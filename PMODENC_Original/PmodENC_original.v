==> flow/design.v <==
`timescale 1ns / 1ps
module Debouncer(
    clk,
    Ain,
    Bin,
    Aout,
    Bout
    );
    input clk;
    input Ain;
    input Bin;
    output Aout;
    output Bout;
     reg Aout =0;
     reg Bout =0;
	 reg [6:0] sclk = 0;
	 reg sampledA = 0;
	 reg sampledB = 0;
	 always @(posedge clk) begin
			sampledA <= Ain;
			sampledB <= Bin;
			if(sclk == 7'b1100100) begin
					if(sampledA == Ain) begin
							Aout <= Ain;
					end
					if(sampledB == Bin) begin
							Bout <= Bin;
					end
					sclk <= 7'b0000000;
			end
			else begin
					sclk <= sclk + 7'b0000001;
			end
	 end
endmodule
`timescale 1ns / 1ps
module Encoder(
    clk,
    A,
    B,
    SWT,
    reset,
    EncOut,
    LED
    );
	input clk;
    input A;
    input B;
    input SWT;
    input reset;
    output reg [3:0] EncOut;
    output reg [1:0] LED;
    reg [31:0] curState = "idle";
	reg [31:0] nextState;
	 always@(posedge clk)
	 begin
				 if (SWT == 1)
				 begin
				 if (reset) begin
                                  curState <= "idle";
                                  EncOut <= 4'b0000;
                 end
				 else       begin                    
				 if(curState != nextState) begin
						if(curState == "add") begin
								if(EncOut < 4'b1001) begin
									EncOut <= EncOut + 1'b1;
								end
								else begin
									EncOut <= 4'b0000;
								end
						end
						else if(curState == "sub") begin
								if(EncOut > 4'b0000) begin
									EncOut <= EncOut - 1'b1;
								end
								else begin
									EncOut <= 4'b1001;
								end
						end
						else begin
								EncOut <= EncOut;
						end
				 end
				 else begin
						EncOut <= EncOut;
				 end
            curState <= nextState;
                            end
	 end
	 end
	 always@(curState or A or B)
	 begin
				 case (curState)
					  "idle" : begin
							 LED <= 2'b00;
							 if (B == 1'b0) begin
								 nextState <= "R1";
							 end
							 else if (A == 1'b0) begin
								 nextState <= "L1";
							 end
							 else begin
								 nextState <= "idle";
							 end
					  end
					  "R1" : begin
							 LED <= 2'b01;
							 if (B == 1'b1) begin
								 nextState <= "idle";
							 end
							 else if (A == 1'b0) begin
								 nextState <= "R2";
							 end
							 else begin
								 nextState <= "R1";
							 end
					  end
					  "R2" : begin
							 LED <= 2'b01;
							 if (A == 1'b1) begin
								 nextState <= "R1";
							 end
							 else if (B == 1'b1) begin
								 nextState <= "R3";
							 end
							 else begin
								 nextState <= "R2";
							 end
					  end
					  "R3" : begin
							 LED <= 2'b01;
							 if (B == 1'b0) begin
								 nextState <= "R2";
							 end
							 else if (A == 1'b1) begin
								 nextState <= "add";
							 end
							 else begin
								 nextState <= "R3";
							 end
					  end
					  "R3" : begin
							 LED <= 2'b01;
							 if (B == 1'b0) begin
								 nextState <= "R2";
							 end
							 else if (A == 1'b1) begin
								 nextState <= "add";
							 end
							 else begin
								 nextState <= "R3";
							 end
					  end
					  "add" : begin
							 LED <= 2'b01;
							 nextState <= "idle";
					  end
					  "L1" : begin
							 LED <= 2'b10;
							 if (A == 1'b1) begin
								 nextState <= "idle";
							 end
							 else if (B == 1'b0) begin
								 nextState <= "L2";
							 end
							 else begin
								 nextState <= "L1";
							 end
					  end
					  "L2" : begin
							 LED <= 2'b10;
							 if (B == 1'b1) begin
								 nextState <= "L1";
							 end
							 else if (A == 1'b1) begin
								 nextState <= "L3";
							 end
							 else begin
								 nextState <= "L2";
							 end
					  end
					  "L3" : begin
							 LED <= 2'b10;
							 if (A == 1'b0) begin
								 nextState <= "L2";
							 end
							 else if (B == 1'b1) begin
								 nextState <= "sub";
							 end
							 else begin
								 nextState <= "L3";
							 end
					  end
					  "sub" : begin
							 LED <= 2'b10;
							 nextState <= "idle";
					  end
					  default : begin
							 LED <= 2'b11;
							 nextState <= "idle";
					  end
				 endcase
	 end
endmodule
`timescale 1ns / 1ps
module PmodENC_OG(
    clk,
    JA,
    reset,
    EncO
    );
    input clk;
    input [3:0] JA;
    input reset;
    output [3:0] EncO;
	 wire clk;
	 wire [3:0] EncO;
	 wire [3:0] encout;
 	 Debouncer OG_Debouncer (
				  .clk(clk),
				  .Ain(JA[0]),
				  .Bin(JA[1]),
				  .Aout(AO),
				  .Bout(BO)
	 );
 	 Encoder  OG_Encoder (
				  .clk(clk),
				  .A(AO),
				  .B(BO),
				  .SWT(JA[3]),
				  .reset(reset),
				  .EncOut(encout),
				  .LED(Led)
	 );
	 assign EncO = encout;
endmodule
# Tool chain data of PmodENC_OG

What the tools print for PmodENC_OG, step after step.
Lines are those of the file above, counted from 1.
Operators carry their Yosys type and port widths (W data, S select, Z words).
Cell names lack the library's common part.
Not given: n/a

Top: PmodENC_OG
Clock input: clk
Standard-cell library: sky130hd
Library corner: tt_025C_1v80

# Word-level counts

Source: Yosys, flattened and elaborated, memories not mapped. Widths are those after wreduce. Registers that Yosys merges into a memory's read port (data or address) are not register bits. Print and check cells do not count. Equal cells are merged and count once.

Register bits after elaboration: 47
Output and inout bits: 4

Add/subtract/negate cells: 3
Order comparisons: 2
Equal/unequal tests: 13
Muxes and demuxes: 20
Reductions and logical operators: 5

Operators with widths:

| operator               | count |
| $pmux W32 S7           | 1 |
| $mux W32               | 7 |
| $eq A32 B15 Y1 const B | 6 |
| $eq A32 B23 Y1 const B | 2 |
| $mux W23               | 2 |
| $eq A32 B31 Y1 const B | 1 |
| $ne A32 B32 Y1         | 1 |
| $mux W31               | 1 |
| $mux W4                | 5 |
| $add A7 B1 Y7 const B  | 1 |
| $eq A7 B7 Y1 const B   | 1 |
| $reduce_and A2 Y1      | 2 |
| $add A4 B1 Y4 const B  | 1 |
| $sub A4 B1 Y4 const B  | 1 |
| $gt A4 B1 Y1 const B   | 1 |
| $lt A4 B4 Y1 const B   | 1 |
| $mux W2                | 2 |
| $reduce_and A3 Y1      | 1 |
| $reduce_bool A3 Y1     | 1 |
| $eq A1 B1 Y1           | 2 |
| $reduce_bool A2 Y1     | 1 |
| $mux W1                | 2 |

# Longest topological paths

Longest topological path by Yosys (ltp), each cell counted once; first at word level (registers and memories cut), then after technology mapping (sequential cells cut; the memories' decode and read muxes count).

Depth in word-level cells: 6
ABC_AREA: 0
Gate-level depth with buffers: 6
Gate-level depth less buffers: 6

# Netlist

The flow's flattened synthesis, as Yosys stat reports it; memories are mapped. The netlist is that of the ABC_AREA named above (0 if unset); the other value can give another one.
The area totals of this step are shown rounded.

Cell types:

| cell type | count |
| edfxtp_1  | 18 |
| dfxtp_1   | 9 |
| ha_1      | 4 |
| xor2_1    | 5 |
| nor2_1    | 11 |
| a21oi_1   | 8 |
| nor4bb_1  | 4 |
| inv_1     | 9 |
| nor4_1    | 5 |
| nand2_1   | 8 |
| nor3b_1   | 4 |
| a2111oi_4 | 1 |
| nor4b_1   | 3 |
| and3_1    | 4 |
| nand3_1   | 5 |
| nor2b_1   | 4 |
| clkbuf_1  | 6 |
| nand4bb_1 | 2 |

Other cell types: 35; their cells: 52.

Standard cells after synthesis: 162
Chip area (Yosys): 0.00165 mm²
Mapped flip-flops: 27
Buffers: 7

The figures by module come from a second, unflattened synthesis with its own total; it is not the netlist above.

Cells (unflattened synthesis): 162
Area total of the unflattened synthesis: 0.00164 mm²

Rows give one instance, submodules left out.

By module:

| module     | times used | cells | area (mm²) | sequential area (mm²) |
| Encoder    | 1          | 120   | 0.0012     | 0.00048 |
| Debouncer  | 1          | 42    | 0.000434   | 0.00024 |
| PmodENC_OG | 1          | 0     | 0          | 0 |

# Timing after synthesis

Path of least setup slack by OpenSTA after synthesis, without wires, with an ideal clock, recovery checks aside; 20% of the period is set as input and as output delay. Where synthesis merged equal registers, the netlist keeps one of their names.

Path type: flip-flop to flip-flop
From: register OG_Encoder.curState[16]
To: register OG_Encoder.curState[11]
Clock period: 1900 ps
Data arrival time: 1713 ps
Required time: 1635 ps
Path slack: -79 ps
Delay of the path: 1978 ps
Stages: 6
Path buffers: 1
Synthesis period reached: 1979 ps

"delay of the path" = arrival - input delay + setup time.
"stages" counts driving pins, that of a launching flip-flop among them; a cell with two outputs on the path counts twice.
"synthesis period reached" = period - worst setup slack (recovery checks aside). The figure is calculated, with input and output delays left at 20% of the set period.
The rows between start and end are the longest chain of elaborated cells between them; the timing report does not say that the signal goes this way. Where chains are equally long, one stands for them.
A line is the first line of the expression or statement that the cell stems from. Yosys adds cells for indexed reads and writes and turns some case tables into memories.

Path through: edfxtp_1 or4_4 buf_6 a2111oi_4 o21ai_2 or3_1
Length of the longest elaborated chain: 2

Ends and longest elaborated chain, post-synthesis:

| item           | line | source |
| from (decl)    | 53   | `reg [31:0] curState = "idle";` |
| from (assign)  | 60   | `curState <= "idle";` |
| from (assign)  | 88   | `curState <= nextState;` |
| $eq A32 B15 Y1 | 94   | `case (curState)` |
| $pmux W32 S7   | 94   |  |
| to (assign)    | 60   |  |
| to (assign)    | 88   |  |
| to (decl)      | 53   |  |

# Path in the finished layout

Path of least setup slack in the final report of run 1 (OpenROAD, finished layout, wires in). Where an end is a register, its clock arrival counts in the times.
The report prints the path's times to 10 ps; the period is as set.

Path type: flip-flop to flip-flop
From: register OG_Encoder.curState[16]
To: register OG_Encoder.curState[11]
Clock period: 2060 ps
Data arrival time: 2070 ps
Required time: 2090 ps
Path slack: 20 ps
Stages: 5
Path buffers: 0

The rows between start and end are the longest chain of elaborated cells between them; the timing report does not say that the signal goes this way. Where chains are equally long, one stands for them.

Path through: edfxtp_1 or4_4 a2111oi_4 o21ai_2 or3_1
Length of the longest elaborated chain: 2

Ends and longest elaborated chain, post-layout:

| item           | line | source |
| from (decl)    | 53   | `reg [31:0] curState = "idle";` |
| from (assign)  | 60   | `curState <= "idle";` |
| from (assign)  | 88   | `curState <= nextState;` |
| $eq A32 B15 Y1 | 94   | `case (curState)` |
| $pmux W32 S7   | 94   |  |
| to (assign)    | 60   |  |
| to (assign)    | 88   |  |
| to (decl)      | 53   |  |

Wiki page: PmodENC_OG / flow data

Top module PmodENC_OG; platform sky130hd; tools Yosys and OpenROAD; 2 stored runs in no particular order. Input and output delays are each 20% of the period that was set; the output load is 0.01 pF.
"clock period achieved": clock period set for the run, less the worst setup slack. It is reckoned from that one timing run; input and output delays stay at 20% of the period that was set.
By "allowed time less slack (worst setup path)" is meant the share of the clock period that the worst setup path is allowed (20% is reserved at inputs, 20% at outputs), minus its slack. Clock arrival times at its registers enter into it.
"power consumption" is the tool's figure for a default switching activity; nothing was simulated.
"allowed time less slack (worst setup path)" is given in steps of 10 ps.
Measured values are rounded.

## Run 1

==> flow/run.sh <==
#!/bin/bash
# the make line also repeats the synthesis and layout settings of config.mk as NAME=value (left out here)
make -C /OpenROAD-flow-scripts/flow DESIGN_CONFIG=/design/flow/config.mk WORK_HOME=/design/flow/orfs CLKGATE_MAP_FILE= finish
==> flow/config.mk <==
export PLATFORM = sky130hd
export DESIGN_NAME = PmodENC_OG
export DESIGN_NICKNAME = PmodENC_OG
export VERILOG_FILES = /design/flow/design.v
export SDC_FILE = /design/flow/constraint.sdc
export NUM_CORES = 4
export LEC_CHECK = 0
export CAP_MARGIN = 20
export CORE_MARGIN = 2
export CORE_UTILIZATION = 40
export SLEW_MARGIN = 20
==> flow/constraint.sdc <==
create_clock -name core_clock -period 2.06 [get_ports {clk}]
set_input_delay 0.4120 -clock core_clock [delete_from_list [all_inputs] [get_ports {clk}]]
set_output_delay 0.4120 -clock core_clock [all_outputs]
set_load 0.01 [all_outputs]

| result of run 1 | value |
|---|---|
| standard-cell area after layout | 0.00199 mm² |
| post-layout utilization | 49.7 % |
| clock period achieved | 2045 ps |
| cell area after synthesis | 0.00165 mm² |
| die area | 0.00467 mm² |
| allowed time less slack (worst setup path) | 2040 ps |
| critical path kind | flip-flop to flip-flop |
| worst setup slack after layout | 15 ps |
| final setup TNS | 0 ps |
| power consumption | 0.00104 W |
| worst-case hold slack | 473 ps |

## Run 2

==> flow/run.sh <==
#!/bin/bash
# the make line also repeats the synthesis and layout settings of config.mk as NAME=value (left out here)
make -C /OpenROAD-flow-scripts/flow DESIGN_CONFIG=/design/flow/config.mk WORK_HOME=/design/flow/orfs CLKGATE_MAP_FILE= finish
==> flow/config.mk <==
export PLATFORM = sky130hd
export DESIGN_NAME = PmodENC_OG
export DESIGN_NICKNAME = PmodENC_OG
export VERILOG_FILES = /design/flow/design.v
export SDC_FILE = /design/flow/constraint.sdc
export NUM_CORES = 4
export LEC_CHECK = 0
export ABC_AREA = 1
export CAP_MARGIN = 10
export CORE_MARGIN = 2
export CORE_UTILIZATION = 57
export GPL_ROUTABILITY_DRIVEN = 0
export MAX_ROUTING_LAYER = met4
export MIN_ROUTING_LAYER = met2
export SETUP_SLACK_MARGIN = -0.12
export SLEW_MARGIN = 20
export TNS_END_PERCENT = 5
==> flow/constraint.sdc <==
create_clock -name core_clock -period 2.77 [get_ports {clk}]
set_input_delay 0.5540 -clock core_clock [delete_from_list [all_inputs] [get_ports {clk}]]
set_output_delay 0.5540 -clock core_clock [all_outputs]
set_load 0.01 [all_outputs]

| result of run 2 | value |
|---|---|
| standard-cell area after layout | 0.00182 mm² |
| post-layout utilization | 66.1 % |
| clock period achieved | 1880 ps |
| cell area after synthesis | 0.00167 mm² |
| die area | 0.00338 mm² |
| allowed time less slack (worst setup path) | 1330 ps |
| critical path kind | flip-flop to output port |
| worst setup slack after layout | 890 ps |
| final setup TNS | 0 ps |
| power consumption | 0.00069 W |
| worst-case hold slack | 462 ps |
