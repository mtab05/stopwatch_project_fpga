==> flow/design.v <==
`timescale 1ns / 1ps
module up_down_count_4bit_behavioural(
input [3:0] pmod_value,
input pmod_signal,
input enable,
input stop_rollover,
input clkin,
input modesel,
input threshhold_calc,
input reset,
input [3:0] top_num,
input [3:0] JA,
output reg thresh,
output reg [3:0] sec_num
);
 always @(posedge clkin) 
    begin
    if (reset)sec_num <= 0;
    if (enable == 0)
    if (pmod_signal == 1)
    if (JA [3])
    begin 
        if(pmod_value <= top_num)
        sec_num <= pmod_value;  
    end
if(~modesel)
begin
            if (stop_rollover & threshhold_calc) 
            begin
                if(sec_num == 0)
                begin
                sec_num<=top_num;
                thresh<=0;
                end
                else if (sec_num == 1)
                begin
                sec_num <= sec_num-1;
                thresh<=1;
                end
                else
                begin
                sec_num <= sec_num-1;
                thresh <= 0;
                end
            end       
end 
else 
begin
        if(threshhold_calc)
        begin
            if (sec_num == top_num)
            begin
            sec_num <= 0;
            thresh <=0;
            end 
            else if (sec_num == top_num-1)
            begin
            sec_num <= sec_num + 1;
            thresh <= 1;
            end
            else
            begin
            sec_num <= sec_num + 1;
            thresh <= 0;
            end
        end  
end 
end  
endmodule
---- Tool chain data of up_down_count_4bit_behavioural ----
The steps from the RTL of up_down_count_4bit_behavioural to its reports follow in flow order.
Line numbers count from 1 in the design file above.
Operators: Yosys type, input widths -> output width; for muxes data width and select width s.
A cell with n/a has no value.
set-up
  top ..................................... up_down_count_4bit_behavioural
  clock ................................... clkin
  standard-cell library ................... sky130hd
  library corner .......................... tt_025C_1v80

---- Word-level counts ----
Source: Yosys, flattened and elaborated, memories not mapped. Widths are those after wreduce. Registers that Yosys merges into a memory's read port (data or address) are not register bits. Print and check cells do not count. Equal cells are merged and count once.
cells by class
  bitwise operators ....................... 1
  $add $sub $neg .......................... 3
  muxes and demuxes ....................... 17
  order comparisons ....................... 1
  eq/ne operators ......................... 4
  reduce/logical cells .................... 3
operator list
  cell                 number
  $mux 4               10
  $eq 4x32->1          1
  $mux 1               7
  $sub 4x1->5 const B  1
  $add 4x1->4 const B  1
  $sub 4x1->4 const B  1
  $eq 4x1->1 const B   1
  $le 4x4->1           1
  $eq 4x4->1           1
  $logic_not 4->1      1
  $ne 2x1->1 const B   1
  $reduce_and 2->1     1
  $reduce_bool 2->1    1
  $and 1x1->1          1
word-level totals
  cells after elaboration ................. 31
  input bits .............................. 19
  flip-flop bits (word level) ............. 5

---- Logic depth ----
Depth = most cells in a row (Yosys ltp): at word level without a register or memory, in the mapped netlist without a sequential cell, where the memories' decode and read muxes count.
logic depth
  word-level depth ........................ 7
  ABC_AREA ................................ 0
  gate-level depth with buffers ........... 8
  mapped depth without buffers ............ 7

---- After synthesis ----
Yosys stat after the flow's synthesis: flattened, memories mapped to cells. It holds for the ABC_AREA given above (unset counts as 0); a run with the other value may have another netlist.
cells by type
  cell type                  number  total area (um^2)
  sky130_fd_sc_hd__ha_1      8       100.096
  sky130_fd_sc_hd__dfxtp_1   4       80.077
  sky130_fd_sc_hd__xnor2_1   6       52.55
  sky130_fd_sc_hd__a21oi_1   9       45.043
  sky130_fd_sc_hd__mux2i_1   4       40.038
  sky130_fd_sc_hd__nor2_1    9       33.782
  sky130_fd_sc_hd__edfxtp_1  1       30.029
  sky130_fd_sc_hd__inv_1     8       30.029
  sky130_fd_sc_hd__buf_6     2       22.522
  sky130_fd_sc_hd__nor2b_1   3       18.768
  sky130_fd_sc_hd__nor3b_4   1       18.768
  sky130_fd_sc_hd__nand4b_1  2       17.517
  sky130_fd_sc_hd__xor2_1    2       17.517
  sky130_fd_sc_hd__xnor2_2   1       16.266
  sky130_fd_sc_hd__a211oi_1  2       15.014
  sky130_fd_sc_hd__nand2_1   4       15.014
  sky130_fd_sc_hd__nor4b_2   1       15.014
  sky130_fd_sc_hd__o31ai_1   2       15.014
Other cell types: 17; their cells: 17.
synthesis totals
  area of sequential cells ................ 110.1 um^2
  cell area after synthesis ............... 711.9 um^2
  cells in the netlist .................... 86
  mapped flip-flops ....................... 5

---- Path before layout ----
OpenSTA on the mapped netlist: ideal clock, no wires. The path of least setup slack (recovery checks aside). Input and output delay are each 20% of the period. Register names are those of the netlist, which keeps one name where synthesis merged equal registers.
path post-synthesis
  kind .................................... input to register
  start point ............................. in top_num[1]
  end point ............................... reg sec_num[0]
  slack ................................... 238 ps
  required time ........................... 1,754 ps
  arrival ................................. 1,516 ps
  delay of the path ....................... 1,234 ps
  period .................................. 1,840 ps
  input delay ............................. 368 ps
  stages .................................. 7
  setup time .............................. 86 ps
  synthesis period reached ................ 1,602 ps
"delay of the path" is the arrival time less input delay plus setup time.
"stages": output pins that drive a net of the path, with the launching flip-flop's if there is one; two outputs of one cell count as two.
"synthesis period reached" is the clock period less the worst setup slack; recovery checks do not enter. This is arithmetic on one report: input and output delays are still those of the set period (20% each).
The rows between start and end are the longest chain of elaborated cells between them; the timing report does not say that the signal goes this way. Where chains are equally long, one stands for them.
A line is the first line of the expression or statement that the cell stems from. Yosys adds cells for indexed reads and writes and turns some case tables into memories.
A register here has more assigning lines than the two given.
on the way, post-synthesis
  path through ............................ sky130_fd_sc_hd__inv_1 -> sky130_fd_sc_hd__ha_1 -> sky130_fd_sc_hd__nor2b_1 -> sky130_fd_sc_hd__o2111ai_1 -> sky130_fd_sc_hd__nand3_2 -> sky130_fd_sc_hd__mux2i_1 -> sky130_fd_sc_hd__a211oi_1
  length of the longest elaborated chain .. 7
RTL lines, path post-synthesis
  element          RTL line  RTL
  start, declared  11        input [3:0] top_num,
  $le 4x4->1       23        if(pmod_value <= top_num)
  $mux 4           23
  $mux 4           21        if (JA [3])
  $mux 4           20        if (pmod_signal == 1)
  $mux 4           19        if (enable == 0)
  $mux 4           28        if (stop_rollover & threshhold_calc)
  $mux 4           26        if(~modesel)
  end, assigned    24        sec_num <= pmod_value;
  end, assigned    32        sec_num<=top_num;
  end, declared    14        output reg [3:0] sec_num

---- Timing after layout ----
From the final timing report of record 1: the path of least setup slack in the routed layout; clock arrival at registers is part of the times.
The path's times are printed in steps of 10 ps; the period is the one set.
path after layout
  kind .................................... input to register
  start point ............................. in top_num[1]
  end point ............................... reg thresh
  period .................................. 1,400 ps
  arrival ................................. 1,430 ps
  setup time .............................. 260 ps
  slack ................................... -70 ps
  required time ........................... 1,370 ps
  stages .................................. 9
  input delay ............................. 280 ps
The rows between start and end are the longest chain of elaborated cells between them; the timing report does not say that the signal goes this way. Where chains are equally long, one stands for them.
A register here has more assigning lines than the two given.
on the way, after layout
  path through ............................ sky130_fd_sc_hd__buf_6 -> sky130_fd_sc_hd__buf_8 -> sky130_fd_sc_hd__inv_16 -> sky130_fd_sc_hd__ha_4 -> sky130_fd_sc_hd__or3b_1 -> sky130_fd_sc_hd__nand4_1 -> sky130_fd_sc_hd__nor2_1 -> sky130_fd_sc_hd__a21oi_2 -> sky130_fd_sc_hd__o21bai_2
  length of the longest elaborated chain .. 6
RTL lines, path after layout
  element          RTL line  RTL
  start, declared  11        input [3:0] top_num,
  $sub 4x1->5      56        else if (sec_num == top_num-1)
  $eq 4x32->1      56
  $mux 1           56
  $mux 1           51        if (sec_num == top_num)
  $mux 1           49        if(threshhold_calc)
  $mux 1           26        if(~modesel)
  end, assigned    33        thresh<=0;
  end, assigned    38        thresh<=1;
  end, declared    13        output reg thresh,

Subject: up_down_count_4bit_behavioural on sky130hd, stored results

Hello all,

Design up_down_count_4bit_behavioural on sky130hd. What follows are 2 stored runs of the flow, each under its own settings; their order means nothing. The constraints put input and output delay at 20% of the set period each and load the outputs with 0.01 pF.
"clock period reached": clock period set for the run, less the worst setup slack. It is reckoned from that one timing run; input and output delays stay at 20% of the period that was set.
"critical setup path time": the worst setup path's part of the clock period (all of it between registers, 20% less for each end at a port) less its slack. A launch clock that arrives late makes it longer, a capture clock that arrives late makes it shorter.
By "overall power" is meant OpenSTA's value without simulated activity: inputs other than the clock are taken to toggle once in ten clock periods, and the tool carries that through the logic.
"critical setup path time" is given in steps of 10 ps.

======== record 1 ========
==> flow/run.sh <==
#!/bin/bash
# the make line also repeats the synthesis and layout settings of config.mk as NAME=value (left out here)
make -C /OpenROAD-flow-scripts/flow DESIGN_CONFIG=/design/flow/config.mk WORK_HOME=/design/flow/orfs CLKGATE_MAP_FILE= finish
==> flow/config.mk <==
export PLATFORM = sky130hd
export DESIGN_NAME = up_down_count_4bit_behavioural
export DESIGN_NICKNAME = up_down_count_4bit_behavioural
export VERILOG_FILES = /design/flow/design.v
export SDC_FILE = /design/flow/constraint.sdc
export NUM_CORES = 4
export LEC_CHECK = 0
export ABC_AREA = 0
export CAP_MARGIN = 20
export CORE_ASPECT_RATIO = 1.79
export CORE_MARGIN = 6
export CORE_UTILIZATION = 25
export GPL_ROUTABILITY_DRIVEN = 1
export PLACE_DENSITY_LB_ADDON = 0.23
export SETUP_SLACK_MARGIN = 0.4
export SLEW_MARGIN = 20
==> flow/constraint.sdc <==
create_clock -name core_clock -period 1.4 [get_ports {clkin}]
set_input_delay 0.2800 -clock core_clock [delete_from_list [all_inputs] [get_ports {clkin}]]
set_output_delay 0.2800 -clock core_clock [all_outputs]
set_load 0.01 [all_outputs]

-------- measured, record 1 --------
  critical setup path time ................ 1,190 ps
  class of the worst setup path ........... input to register
  overall power ........................... 1,238 uW
  die footprint ........................... 4,326.9 um^2
  smallest hold slack ..................... 524 ps
  standard-cell area after layout ......... 1,362.6 um^2
  clock period reached .................... 1,466 ps
  utilization in the final report ......... 51.2%
  setup slack of the critical path ........ -66 ps
  summed negative setup slack ............. -183 ps
  mapped cell area after synthesis ........ 711.9 um^2

======== record 2 ========
==> flow/run.sh <==
#!/bin/bash
# the make line also repeats the synthesis and layout settings of config.mk as NAME=value (left out here)
make -C /OpenROAD-flow-scripts/flow DESIGN_CONFIG=/design/flow/config.mk WORK_HOME=/design/flow/orfs CLKGATE_MAP_FILE= finish
==> flow/config.mk <==
export PLATFORM = sky130hd
export DESIGN_NAME = up_down_count_4bit_behavioural
export DESIGN_NICKNAME = up_down_count_4bit_behavioural
export VERILOG_FILES = /design/flow/design.v
export SDC_FILE = /design/flow/constraint.sdc
export NUM_CORES = 4
export LEC_CHECK = 0
export CAP_MARGIN = 20
export CELL_PAD_IN_SITES_DETAIL_PLACEMENT = 1
export CORE_MARGIN = 7
export CORE_UTILIZATION = 58
export CTS_CLUSTER_DIAMETER = 162
export HOLD_SLACK_MARGIN = 0.04
export MIN_ROUTING_LAYER = met1
export SETUP_SLACK_MARGIN = 0.2
export SLEW_MARGIN = 20
==> flow/constraint.sdc <==
create_clock -name core_clock -period 2.91 [get_ports {clkin}]
set_input_delay 0.5820 -clock core_clock [delete_from_list [all_inputs] [get_ports {clkin}]]
set_output_delay 0.5820 -clock core_clock [all_outputs]
set_load 0.01 [all_outputs]

-------- record 2 --------
  not finished: placement ended with error DPL-0033

Thanks
