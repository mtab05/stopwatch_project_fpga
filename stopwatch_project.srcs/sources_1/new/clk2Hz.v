==> flow/design.v <==
`timescale 1ns / 1ps
module clk2Hz(
    input clk5M,
    input enable,
    input [3:0] JA,
    input reset,
    output reg Q
    );
    wire clkout, stable;
    integer count;
    always @ (posedge clk5M) 
    begin
    if (reset | JA[3])
    begin
    Q = 0;
    count = 0;
    end
    else
    begin
    count = count + 1;
            if (count >= 2500000) 
            count = 0;
        if (count >= 1250000) 
        Q <= enable;
        else
        Q <= 0;
            end
                   end
endmodule
# Reports on clk2Hz
# The steps from the RTL of clk2Hz to its reports follow in flow order.
# Lines are those of the file above, counted from 1.
# Operators carry their Yosys type and port widths (W data, S select, Z words).
# Library cell names are shortened.
# Not given: n/a
# setup
top	clk2Hz
clk_port	clk5M
lib	sky130hd
pvt_corner	tt_025C_1v80

# Word-level counts
# Source: Yosys, flattened and elaborated, memories not mapped. Widths are those after wreduce. Registers that Yosys merges into a memory's read port (data or address) are not register bits. Print and check cells do not count. Equal cells are merged and count once.
# bits
regBits	33
in_bits	7
output_inout_bits	1
word_cells	10
# classes
n_addsub	1
n_cmp	2
mux	2
bitwise	2
reduce_logical	1
# op_table
cell	count
$mux W32	2
$add A32 B2 Y32 const B	1
$ge A32 B22 Y1 const B	1
$ge A32 B23 Y1 const B	1
$reduce_or A2 Y1	1
$or A1 B1 Y1	1
$not A1 Y1	1

# Depth
# Depth = most cells in a row (Yosys ltp): at word level without a register or memory, in the mapped netlist without a sequential cell, where the memories' decode and read muxes count.
# logic_depth
depth_word	7
ABC_AREA	0
mapped_depth	10
depth_no_buf	8

# After synthesis
# The flow's flattened synthesis, as Yosys stat reports it; memories are mapped. The netlist is that of the ABC_AREA named above (0 if unset); the other value can give another one.
# Totals and module areas in this step are rounded.
# types
type	count	area_total_um2
dfxtp_1	33	660.634
xnor2_1	17	148.893
nor3_1	29	145.139
xor2_1	16	140.134
nor4_1	20	125.12
nand2_1	22	82.579
nand3_1	15	75.072
buf_2	14	70.067
nand4_1	10	62.56
nor2_1	16	60.058
a21oi_1	9	45.043
and2_1	7	43.792
and4_1	5	43.792
nand4_4	2	42.541
and3_1	6	37.536
nor4_2	3	37.536
nor4b_1	4	35.034
buf_4	4	30.029
# Not listed: further types 35, cells in them 64.
# mapped
cell_count	296
mapped_area_um2	2380
sequential_area_um2	661
ff_cells	33
n_buf	30

# Timing after synthesis
# OpenSTA on the mapped netlist: ideal clock, no wires. The path of least setup slack (recovery checks aside). Input and output delay are each 20% of the period. Register names are those of the netlist, which keeps one name where synthesis merged equal registers.
# synth_timing
path_kind	register to register
start	register count[0]
end	register count[19]
clock_period_ns	2.54
setup_time_ns	0.131
t_first_pin_ns	0.000
arrival_ns	2.507
required_time_ns	2.409
setup_slack_ns	-0.098
path_delay_ns	2.638
path_stages	11
path_buffers	2
period_less_setup_slack_ns	2.638
# "path_delay_ns" is the arrival time less input delay plus setup time.
# "path_stages": output pins that drive a net of the path, with the launching flip-flop's if there is one; two outputs of one cell count as two.
# "period_less_setup_slack_ns" is the clock period less the worst setup slack; recovery checks do not enter. This is arithmetic on one report: input and output delays are still those of the set period (20% each).
# Between the ends stands the longest chain of elaborated cells between them, by number of cells; it is not shown to be the way that was timed. Of several equally long chains one is given.
# A line is the first line of the expression or statement that the cell stems from. Yosys adds cells for indexed reads and writes and turns some case tables into memories.
# A register here has more assigning lines than the two given.
# synth_between
cell_sequence	dfxtp_1 ha_1 and3_1 buf_4 nand4_4 or4_1 and3b_1 nand3b_4 a2111oi_4 buf_6 nor4_1
elab_chain_cells	4
cells_between	4
cone_classes	add/sub (1); compare (1); mux (2)
# synth_lines
element	line	text
from (decl)	10	integer count;
from (assign)	16	count = 0;
from (assign)	20	count = count + 1;
$add A32 B2 Y32	20
$ge A32 B23 Y1	21	if (count >= 2500000)
$mux W32	21
$mux W32	13	if (reset | JA[3])
to (assign)	16
to (assign)	20
to (decl)	10

# Worst path after layout
# From the final timing report of run 1: the path of least setup slack in the routed layout; clock arrival at registers is part of the times.
# layout_timing
path_kind	register to register
start	register count[1]
end	register count[4]
clock_period_ns	3.84
setup_time_ns	0.11
t_first_pin_ns	0.27
arrival_ns	2.82
required_time_ns	4.00
setup_slack_ns	1.18
path_stages	12
path_buffers	3
# Between the ends stands the longest chain of elaborated cells between them, by number of cells; it is not shown to be the way that was timed. Of several equally long chains one is given.
# A register here has more assigning lines than the two given.
# layout_between
cell_sequence	dfxtp_4 ha_4 nand3_2 buf_4 nor4_4 and4b_1 o32ai_1 a21oi_2 a2111oi_4 buf_6 buf_8 nor4_1
elab_chain_cells	4
cells_between	4
cone_classes	add/sub (1); compare (1); mux (2)
# layout_lines
element	line	text
from (decl)	10	integer count;
from (assign)	16	count = 0;
from (assign)	20	count = count + 1;
$add A32 B2 Y32	20
$ge A32 B23 Y1	21	if (count >= 2500000)
$mux W32	21
$mux W32	13	if (reset | JA[3])
to (assign)	16
to (assign)	20
to (decl)	10

# Record of 2 stored runs of the RTL-to-layout flow on clk2Hz, platform sky130hd. The runs are unordered. Constraints: input delay and output delay 20% of the set period each, output load 0.01 pF.
# By "achieved_period_ns" is meant the clock period of the run minus its worst setup slack. This is arithmetic on one report: input and output delays are still those of the set period (20% each).
# "timing.worst_path_ns": the worst setup path's part of the clock period (all of it between registers, 20% less for each end at a port) less its slack. A launch clock that arrives late makes it longer, a capture clock that arrives late makes it shorter.
# By "power_mw" is meant OpenSTA's value without simulated activity: inputs other than the clock are taken to toggle once in ten clock periods, and the tool carries that through the logic.
# Results are given in rounded form.
# A setting shown as -- is not set for that run.
run	period_ns	CORE_UTILIZATION	SETUP_SLACK_MARGIN	PLACE_DENSITY_LB_ADDON	CORE_ASPECT_RATIO	CELL_PAD_IN_SITES_GLOBAL_PLACEMENT	CELL_PAD_IN_SITES_DETAIL_PLACEMENT	GPL_ROUTABILITY_DRIVEN	CAP_MARGIN	CORE_MARGIN	SLEW_MARGIN	HOLD_SLACK_MARGIN	CTS_CLUSTER_SIZE	MAX_ROUTING_LAYER	final_setup_ws_ns	worst_hold_slack_ns	power_mw	die_area_um2	layout_stdcell_area_um2	timing.worst_path_ns	timing.worst_path_kind	utilization_pct	achieved_period_ns	total_negative_slack_ns	yosys.chip_area_um2
run 1	3.84	29	1.09	0.18	0.58	2	0	1	20	2	20	--	--	--	1.18	0.478	0.760	8960	3000	2.66	register to register	37.3	2.659	0.000	2380
run 2	4.84	33	--	0.15	--	--	--	0	20	7	5	0.29	87	met5	1.26	0.576	0.556	9770	2510	3.58	register to register	36.6	3.584	0.000	2380
